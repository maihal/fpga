==> flow/design.v <==
module blink_led_BlinkLED
(
  input  clk,
  input  reset,
  input  led_in,
  input  led_we,
  output  led_out,
  output  run_busy,
  input  run_req
);
  wire  clk_sig;
  wire  reset_sig;
  wire  led_in_sig;
  wire  led_we_sig;
  wire  led_out_sig;
  reg  run_busy_sig = 1'b1;
  wire  run_req_sig;
  reg  class_led_0000 = 1'b0;
  wire  class_led_0000_mux;
  wire  tmp_0001;
  reg signed [32-1 : 0] run_i_0001 = 32'h00000000;
  reg  binary_expr_00002 = 1'b0;
  reg signed [32-1 : 0] unary_expr_00003 = 0;
  reg signed [32-1 : 0] run_i_0004 = 32'h00000000;
  reg  binary_expr_00005 = 1'b0;
  reg signed [32-1 : 0] unary_expr_00006 = 0;
  wire  run_req_flag;
  reg  run_req_local = 1'b0;
  wire  tmp_0002;
  localparam run_method_IDLE = 32'd0;
  localparam run_method_S_0000 = 32'd1;
  localparam run_method_S_0001 = 32'd2;
  localparam run_method_S_0002 = 32'd3;
  localparam run_method_S_0003 = 32'd4;
  localparam run_method_S_0004 = 32'd5;
  localparam run_method_S_0006 = 32'd6;
  localparam run_method_S_0007 = 32'd7;
  localparam run_method_S_0008 = 32'd8;
  localparam run_method_S_0009 = 32'd9;
  localparam run_method_S_0010 = 32'd10;
  localparam run_method_S_0011 = 32'd11;
  localparam run_method_S_0012 = 32'd12;
  localparam run_method_S_0013 = 32'd13;
  localparam run_method_S_0015 = 32'd14;
  localparam run_method_S_0016 = 32'd15;
  localparam run_method_S_0017 = 32'd16;
  localparam run_method_S_0018 = 32'd17;
  localparam run_method_S_0019 = 32'd18;
  localparam run_method_S_0020 = 32'd19;
  localparam run_method_S_0021 = 32'd20;
  localparam run_method_S_0022 = 32'd21;
  localparam run_method_S_0023 = 32'd22;
  reg [31:0] run_method = run_method_IDLE;
  reg signed [32-1 : 0] run_method_delay = 0;
  reg  run_req_flag_d = 1'b0;
  wire  run_req_flag_edge;
  wire  tmp_0003;
  wire  tmp_0004;
  wire  tmp_0005;
  wire  tmp_0006;
  wire  tmp_0007;
  wire  tmp_0008;
  wire  tmp_0009;
  wire  tmp_0010;
  wire  tmp_0011;
  wire  tmp_0012;
  wire  tmp_0013;
  wire  tmp_0014;
  wire  tmp_0015;
  wire  tmp_0016;
  wire  tmp_0017;
  wire signed [32-1 : 0] tmp_0018;
  wire  tmp_0019;
  wire signed [32-1 : 0] tmp_0020;
  assign clk_sig = clk;
  assign reset_sig = reset;
  assign led_in_sig = led_in;
  assign led_we_sig = led_we;
  assign led_out = led_out_sig;
  assign led_out_sig = class_led_0000;
  assign run_busy = run_busy_sig;
  always @(posedge clk) begin
    if(reset == 1'b1) begin
      run_busy_sig <= 1'b1;
    end else begin
      if (run_method == run_method_S_0000) begin
        run_busy_sig <= 1'b0;
      end else if (run_method == run_method_S_0001) begin
        run_busy_sig <= tmp_0006;
      end
    end
  end
  assign run_req_sig = run_req;
  assign tmp_0001 = led_we_sig == 1'b1 ? led_in_sig : class_led_0000;
  assign tmp_0002 = run_req_local | run_req_sig;
  assign tmp_0003 = ~run_req_flag_d;
  assign tmp_0004 = run_req_flag & tmp_0003;
  assign tmp_0005 = run_req_flag | run_req_flag_d;
  assign tmp_0006 = run_req_flag | run_req_flag_d;
  assign tmp_0007 = 1'b1 == 1'b1 ? 1'b1 : 1'b0;
  assign tmp_0008 = 1'b1 == 1'b0 ? 1'b1 : 1'b0;
  assign tmp_0009 = binary_expr_00002 == 1'b1 ? 1'b1 : 1'b0;
  assign tmp_0010 = binary_expr_00002 == 1'b0 ? 1'b1 : 1'b0;
  assign tmp_0011 = binary_expr_00005 == 1'b1 ? 1'b1 : 1'b0;
  assign tmp_0012 = binary_expr_00005 == 1'b0 ? 1'b1 : 1'b0;
  assign tmp_0013 = run_method != run_method_S_0000 ? 1'b1 : 1'b0;
  assign tmp_0014 = run_method != run_method_S_0001 ? 1'b1 : 1'b0;
  assign tmp_0015 = tmp_0014 & run_req_flag_edge;
  assign tmp_0016 = tmp_0013 & tmp_0015;
  assign tmp_0017 = run_i_0001 < 32'h004c4b40 ? 1'b1 : 1'b0;
  assign tmp_0018 = run_i_0001 + 32'h00000001;
  assign tmp_0019 = run_i_0004 < 32'h004c4b40 ? 1'b1 : 1'b0;
  assign tmp_0020 = run_i_0004 + 32'h00000001;
  always @(posedge clk) begin
    if(reset == 1'b1) begin
      run_method <= run_method_IDLE;
      run_method_delay <= 32'h0;
    end else begin
      case (run_method)
        run_method_IDLE : begin
          run_method <= run_method_S_0000;
        end
        run_method_S_0000 : begin
          run_method <= run_method_S_0001;
        end
        run_method_S_0001 : begin
          if (tmp_0005 == 1'b1) begin
            run_method <= run_method_S_0002;
          end
        end
        run_method_S_0002 : begin
          if (tmp_0007 == 1'b1) begin
            run_method <= run_method_S_0004;
          end else if (tmp_0008 == 1'b1) begin
            run_method <= run_method_S_0003;
          end
        end
        run_method_S_0003 : begin
          run_method <= run_method_S_0023;
        end
        run_method_S_0004 : begin
          run_method <= run_method_S_0006;
        end
        run_method_S_0006 : begin
          run_method <= run_method_S_0007;
        end
        run_method_S_0007 : begin
          if (tmp_0009 == 1'b1) begin
            run_method <= run_method_S_0012;
          end else if (tmp_0010 == 1'b1) begin
            run_method <= run_method_S_0008;
          end
        end
        run_method_S_0008 : begin
          run_method <= run_method_S_0013;
        end
        run_method_S_0009 : begin
          run_method <= run_method_S_0010;
        end
        run_method_S_0010 : begin
          run_method <= run_method_S_0011;
        end
        run_method_S_0011 : begin
          run_method <= run_method_S_0006;
        end
        run_method_S_0012 : begin
          run_method <= run_method_S_0009;
        end
        run_method_S_0013 : begin
          run_method <= run_method_S_0015;
        end
        run_method_S_0015 : begin
          run_method <= run_method_S_0016;
        end
        run_method_S_0016 : begin
          if (tmp_0011 == 1'b1) begin
            run_method <= run_method_S_0021;
          end else if (tmp_0012 == 1'b1) begin
            run_method <= run_method_S_0017;
          end
        end
        run_method_S_0017 : begin
          run_method <= run_method_S_0022;
        end
        run_method_S_0018 : begin
          run_method <= run_method_S_0019;
        end
        run_method_S_0019 : begin
          run_method <= run_method_S_0020;
        end
        run_method_S_0020 : begin
          run_method <= run_method_S_0015;
        end
        run_method_S_0021 : begin
          run_method <= run_method_S_0018;
        end
        run_method_S_0022 : begin
          run_method <= run_method_S_0002;
        end
        run_method_S_0023 : begin
          run_method <= run_method_S_0000;
        end
      endcase
      run_req_flag_d <= run_req_flag;
      if(tmp_0013 & tmp_0015 == 1'b1) begin
        run_method <= run_method_S_0001;
      end
    end
  end
  always @(posedge clk) begin
    if(reset == 1'b1) begin
      class_led_0000 <= 1'b0;
    end else begin
      if (run_method == run_method_S_0004) begin
        class_led_0000 <= 1'b1;
      end else if (run_method == run_method_S_0013) begin
        class_led_0000 <= 1'b0;
      end else begin
        class_led_0000 <= class_led_0000_mux;
      end
    end
  end
  assign class_led_0000_mux = tmp_0001;
  always @(posedge clk) begin
    if(reset == 1'b1) begin
      run_i_0001 <= 32'h00000000;
    end else begin
      if (run_method == run_method_S_0004) begin
        run_i_0001 <= 32'h00000000;
      end else if (run_method == run_method_S_0010) begin
        run_i_0001 <= unary_expr_00003;
      end
    end
  end
  always @(posedge clk) begin
    if(reset == 1'b1) begin
      binary_expr_00002 <= 1'b0;
    end else begin
      if (run_method == run_method_S_0006) begin
        binary_expr_00002 <= tmp_0017;
      end
    end
  end
  always @(posedge clk) begin
    if(reset == 1'b1) begin
      unary_expr_00003 <= 0;
    end else begin
      if (run_method == run_method_S_0009) begin
        unary_expr_00003 <= tmp_0018;
      end
    end
  end
  always @(posedge clk) begin
    if(reset == 1'b1) begin
      run_i_0004 <= 32'h00000000;
    end else begin
      if (run_method == run_method_S_0013) begin
        run_i_0004 <= 32'h00000000;
      end else if (run_method == run_method_S_0019) begin
        run_i_0004 <= unary_expr_00006;
      end
    end
  end
  always @(posedge clk) begin
    if(reset == 1'b1) begin
      binary_expr_00005 <= 1'b0;
    end else begin
      if (run_method == run_method_S_0015) begin
        binary_expr_00005 <= tmp_0019;
      end
    end
  end
  always @(posedge clk) begin
    if(reset == 1'b1) begin
      unary_expr_00006 <= 0;
    end else begin
      if (run_method == run_method_S_0018) begin
        unary_expr_00006 <= tmp_0020;
      end
    end
  end
  assign run_req_flag = tmp_0002;
  assign run_req_flag_edge = tmp_0004;
endmodule
==> Step by step through the tools: blink_led_BlinkLED <==
The steps from the RTL of blink_led_BlinkLED to its reports follow in flow order.
Line numbers count from 1 in the design file above.
Library cell names are shortened.
{ "design": {"top": "blink_led_BlinkLED", "clk_port": "clk", "library": "sky130hd", "pvt_corner": "tt_025C_1v80"} }

==> Word level <==
Yosys after proc, flatten, opt, wreduce and memory -nomap, before mapping. Memory bits, and registers merged into a memory's read port (data or address), are not among the register bits. Print and check cells are not counted. Equal cells are merged and count once.
{ "bits": {"output_inout_bits": 2, "reg_bits": 165, "input_bits": 5, "word_cells": 81} }
{ "classes": {"add_sub_neg": 2, "n_logic": 5, "cmp": 2, "n_reduce_logical": 13, "n_mux": 18, "n_eq": 30} }
{ "op_table": {"columns": ["op", "count"], "rows": [
  ["32-bit case mux with 20-bit select", 1],
  ["32-bit by 4-bit == test with 1-bit output with constant B", 8],
  ["32-bit by 5-bit == test with 1-bit output with constant B", 7],
  ["32-bit two-way mux", 5],
  ["32-bit by 3-bit == test with 1-bit output with constant B", 4],
  ["32-bit by 1-bit adder with 32-bit output with constant B", 2],
  ["32-bit by 2-bit == test with 1-bit output with constant B", 2],
  ["32-bit by 23-bit less-than comparator with 1-bit output with constant B", 2],
  ["32-bit by 1-bit == test with 1-bit output with constant B", 1],
  ["32-bit by 1-bit inequality test with 1-bit output with constant B", 1],
  ["32-bit by 2-bit inequality test with 1-bit output with constant B", 1],
  ["32-bit logical NOT", 1],
  ["21-bit nonzero test", 1],
  ["20-bit nonzero test", 1],
  ["2-bit OR reduction", 6],
  ["1-bit two-way mux", 11],
  ["3-bit inequality test with constant B", 3],
  ["4-bit inequality test with constant B", 2],
  ["4-bit AND reduction", 2],
  ["1-bit bitwise AND", 3],
  ["3-bit nonzero test", 1],
  ["2-bit inequality test with constant B", 1],
  ["2-bit nonzero test", 1],
  ["2-bit two-way mux", 1],
  ["1-bit OR", 1],
  ["1-bit NOT", 1]
]} }

==> Longest topological paths <==
Depth = most cells in a row (Yosys ltp): at word level without a register or memory, in the mapped netlist without a sequential cell, where the memories' decode and read muxes count.
{ "depth": {"ltp_word": 6, "abc_area": 0, "ltp_mapped": 8, "mapped_depth_nobuf": 5} }

==> After synthesis <==
Yosys stat after the flow's synthesis: flattened, memories mapped to cells. It holds for the ABC_AREA given above (unset counts as 0); a run with the other value may have another netlist.
{ "by_type": {"columns": ["cell_type", "count", "type_area_um2"], "rows": [
  ["dfxtp_1", 137, 2742.63],
  ["nand2_1", 156, 585.562],
  ["a21oi_1", 89, 445.427],
  ["o21ai_0", 59, 295.283],
  ["a211oi_1", 27, 202.694],
  ["clkbuf_1", 53, 198.941],
  ["and4_1", 21, 183.926],
  ["nand4_1", 28, 175.168],
  ["xor2_1", 20, 175.168],
  ["nor3_1", 30, 150.144],
  ["nand3_1", 29, 145.139],
  ["nor2_1", 30, 112.608],
  ["a31oi_1", 17, 106.352],
  ["nor4_1", 17, 106.352],
  ["buf_2", 20, 100.096],
  ["o31ai_1", 10, 75.072],
  ["or4_1", 10, 75.072],
  ["inv_1", 14, 52.55]
]} }
Other cell types: 35; their cells: 83.
{ "synth_totals": {"buf_cells": 75, "ff_cells": 138, "cell_count": 850, "seqArea_um2": 2772.7, "synth_area_um2": 6618.8} }

==> Timing after synthesis <==
OpenSTA on the mapped netlist: ideal clock, no wires. The path of least setup slack (recovery checks aside). Input and output delay are each 20% of the period. Register names are those of the netlist, which keeps one name where synthesis merged equal registers.
{ "synth_path": {"path_kind": "register to register", "startpoint": "register run_i_0004[0]", "endpoint": "register unary_expr_00006[28]", "period_ns": 3.11, "setup_ns": 0.124, "arrival_ns": 1.673, "launch_ns": 0.000, "required_ns": 2.986, "delay_ns": 1.797, "path_buffers": 3, "stages": 9, "setup_slack_ns": 1.314, "synth_period_reached_ns": 1.796} }
"delay_ns" is the arrival time less input delay plus setup time.
"stages": output pins that drive a net of the path, with the launching flip-flop's if there is one; two outputs of one cell count as two.
"synth_period_reached_ns" is the clock period less the worst setup slack; recovery checks do not enter. This is arithmetic on one report: input and output delays are still those of the set period (20% each).
The rows between start and end are the longest chain of elaborated cells between them; the timing report does not say that the signal goes this way. Where chains are equally long, one stands for them.
A line is the first line of the expression or statement that the cell stems from. Yosys adds cells for indexed reads and writes and turns some case tables into memories.
A register here has more assigning lines than the two given.
{ "synth_between": {"path_cell_list": "dfxtp_1 -> ha_1 -> and3_1 -> clkbuf_1 -> and4_1 -> clkbuf_1 -> buf_2 -> and4_1 -> nor3_1", "elab_chain_len": 1, "cells_between": 1, "cone_lines": 1, "cone_classes": "add/sub: 1"} }
{ "synth_rtl": {"columns": ["item", "line", "text"], "rows": [
  ["start, declared", 24, "reg signed [32-1 : 0] run_i_0004 = 32'h00000000;"],
  ["start, assigned", 255, "run_i_0004 <= 32'h00000000;"],
  ["start, assigned", 260, "run_i_0004 <= unary_expr_00006;"],
  ["32-bit by 1-bit adder with 32-bit output", 113, "assign tmp_0020 = run_i_0004 + 32'h00000001;"],
  ["end, assigned", 275, "unary_expr_00006 <= 0;"],
  ["end, assigned", 278, "unary_expr_00006 <= tmp_0020;"],
  ["end, declared", 26, "reg signed [32-1 : 0] unary_expr_00006 = 0;"]
]} }

==> Worst path after layout <==
Path of least setup slack in the final report of entry A (OpenROAD, finished layout, wires in). Where an end is a register, its clock arrival counts in the times.
{ "layout_path": {"path_kind": "register to register", "startpoint": "register run_i_0001[7]", "endpoint": "register unary_expr_00003[27]", "setup_slack_ns": -0.11, "required_ns": 1.88, "stages": 5, "launch_ns": 0.43, "arrival_ns": 1.99, "setup_ns": 0.11, "period_ns": 1.56, "path_buffers": 0} }
The rows between start and end are the longest chain of elaborated cells between them; the timing report does not say that the signal goes this way. Where chains are equally long, one stands for them.
A register here has more assigning lines than the two given.
{ "layout_between": {"path_cell_list": "dfxtp_2 -> nand4_4 -> or4_4 -> nor4_2 -> nor3_2", "elab_chain_len": 1, "cells_between": 1, "cone_lines": 1, "cone_classes": "add/sub: 1"} }
{ "layout_rtl": {"columns": ["item", "line", "text"], "rows": [
  ["start, declared", 21, "reg signed [32-1 : 0] run_i_0001 = 32'h00000000;"],
  ["start, assigned", 226, "run_i_0001 <= 32'h00000000;"],
  ["start, assigned", 231, "run_i_0001 <= unary_expr_00003;"],
  ["32-bit by 1-bit adder with 32-bit output", 111, "assign tmp_0018 = run_i_0001 + 32'h00000001;"],
  ["end, assigned", 246, "unary_expr_00003 <= 0;"],
  ["end, assigned", 249, "unary_expr_00003 <= tmp_0018;"],
  ["end, declared", 23, "reg signed [32-1 : 0] unary_expr_00003 = 0;"]
]} }

==> results <==
Top module blink_led_BlinkLED; platform sky130hd; tools Yosys and OpenROAD; 2 stored runs in no particular order. Input and output delays are each 20% of the period that was set; the output load is 0.01 pF.
"achieved_period_ns": clock period set for the run, less the worst setup slack. It is reckoned from that one timing run; input and output delays stay at 20% of the period that was set.
"worst_path_ns": the worst setup path's part of the clock period (all of it between registers, 20% less for each end at a port) less its slack. A launch clock that arrives late makes it longer, a capture clock that arrives late makes it shorter.

Entry A
==> flow/run.sh <==
#!/bin/bash
# the make line also repeats the synthesis and layout settings of config.mk as NAME=value (left out here)
make -C /OpenROAD-flow-scripts/flow DESIGN_CONFIG=/design/flow/config.mk WORK_HOME=/design/flow/orfs CLKGATE_MAP_FILE= finish
==> flow/config.mk <==
export PLATFORM = sky130hd
export DESIGN_NAME = blink_led_BlinkLED
export DESIGN_NICKNAME = blink_led_BlinkLED
export VERILOG_FILES = /design/flow/design.v
export SDC_FILE = /design/flow/constraint.sdc
export NUM_CORES = 4
export LEC_CHECK = 0
export ABC_AREA = 0
export CAP_MARGIN = 0
export CELL_PAD_IN_SITES_DETAIL_PLACEMENT = 1
export CELL_PAD_IN_SITES_GLOBAL_PLACEMENT = 1
export CORE_MARGIN = 9
export CORE_UTILIZATION = 23
export GPL_ROUTABILITY_DRIVEN = 1
export HOLD_SLACK_MARGIN = 0.15
export MAX_ROUTING_LAYER = met4
export PLACE_DENSITY = 0.62
export SETUP_SLACK_MARGIN = -0.01
export SLEW_MARGIN = 20
==> flow/constraint.sdc <==
create_clock -name core_clock -period 1.56 [get_ports {clk}]
set_input_delay 0.3120 -clock core_clock [delete_from_list [all_inputs] [get_ports {clk}]]
set_output_delay 0.3120 -clock core_clock [all_outputs]
set_load 0.01 [all_outputs]

==> results of entry A, as JSON <==
{
  "final_hold_ws_ns": 0.443,
  "util_frac": 0.354,
  "die_um2": 35208.8,
  "ws_setup_ns": -0.111,
  "synthArea_um2": 6618.8,
  "worst_path_ns": 1.67,
  "critical_path_type": "register to register",
  "achieved_period_ns": 1.671
}

Entry B
==> flow/run.sh <==
#!/bin/bash
# the make line also repeats the synthesis and layout settings of config.mk as NAME=value (left out here)
make -C /OpenROAD-flow-scripts/flow DESIGN_CONFIG=/design/flow/config.mk WORK_HOME=/design/flow/orfs CLKGATE_MAP_FILE= finish
==> flow/config.mk <==
export PLATFORM = sky130hd
export DESIGN_NAME = blink_led_BlinkLED
export DESIGN_NICKNAME = blink_led_BlinkLED
export VERILOG_FILES = /design/flow/design.v
export SDC_FILE = /design/flow/constraint.sdc
export NUM_CORES = 4
export LEC_CHECK = 0
export CAP_MARGIN = 20
export CORE_MARGIN = 2
export CORE_UTILIZATION = 44
export SLEW_MARGIN = 20
==> flow/constraint.sdc <==
create_clock -name core_clock -period 1.99 [get_ports {clk}]
set_input_delay 0.3980 -clock core_clock [delete_from_list [all_inputs] [get_ports {clk}]]
set_output_delay 0.3980 -clock core_clock [all_outputs]
set_load 0.01 [all_outputs]

==> results of entry B, as JSON <==
{
  "achieved_period_ns": 1.839,
  "util_frac": 0.535,
  "final_hold_ws_ns": 0.445,
  "worst_path_ns": 1.84,
  "critical_path_type": "register to register",
  "synthArea_um2": 6618.8,
  "ws_setup_ns": 0.151,
  "die_um2": 16040.2
}
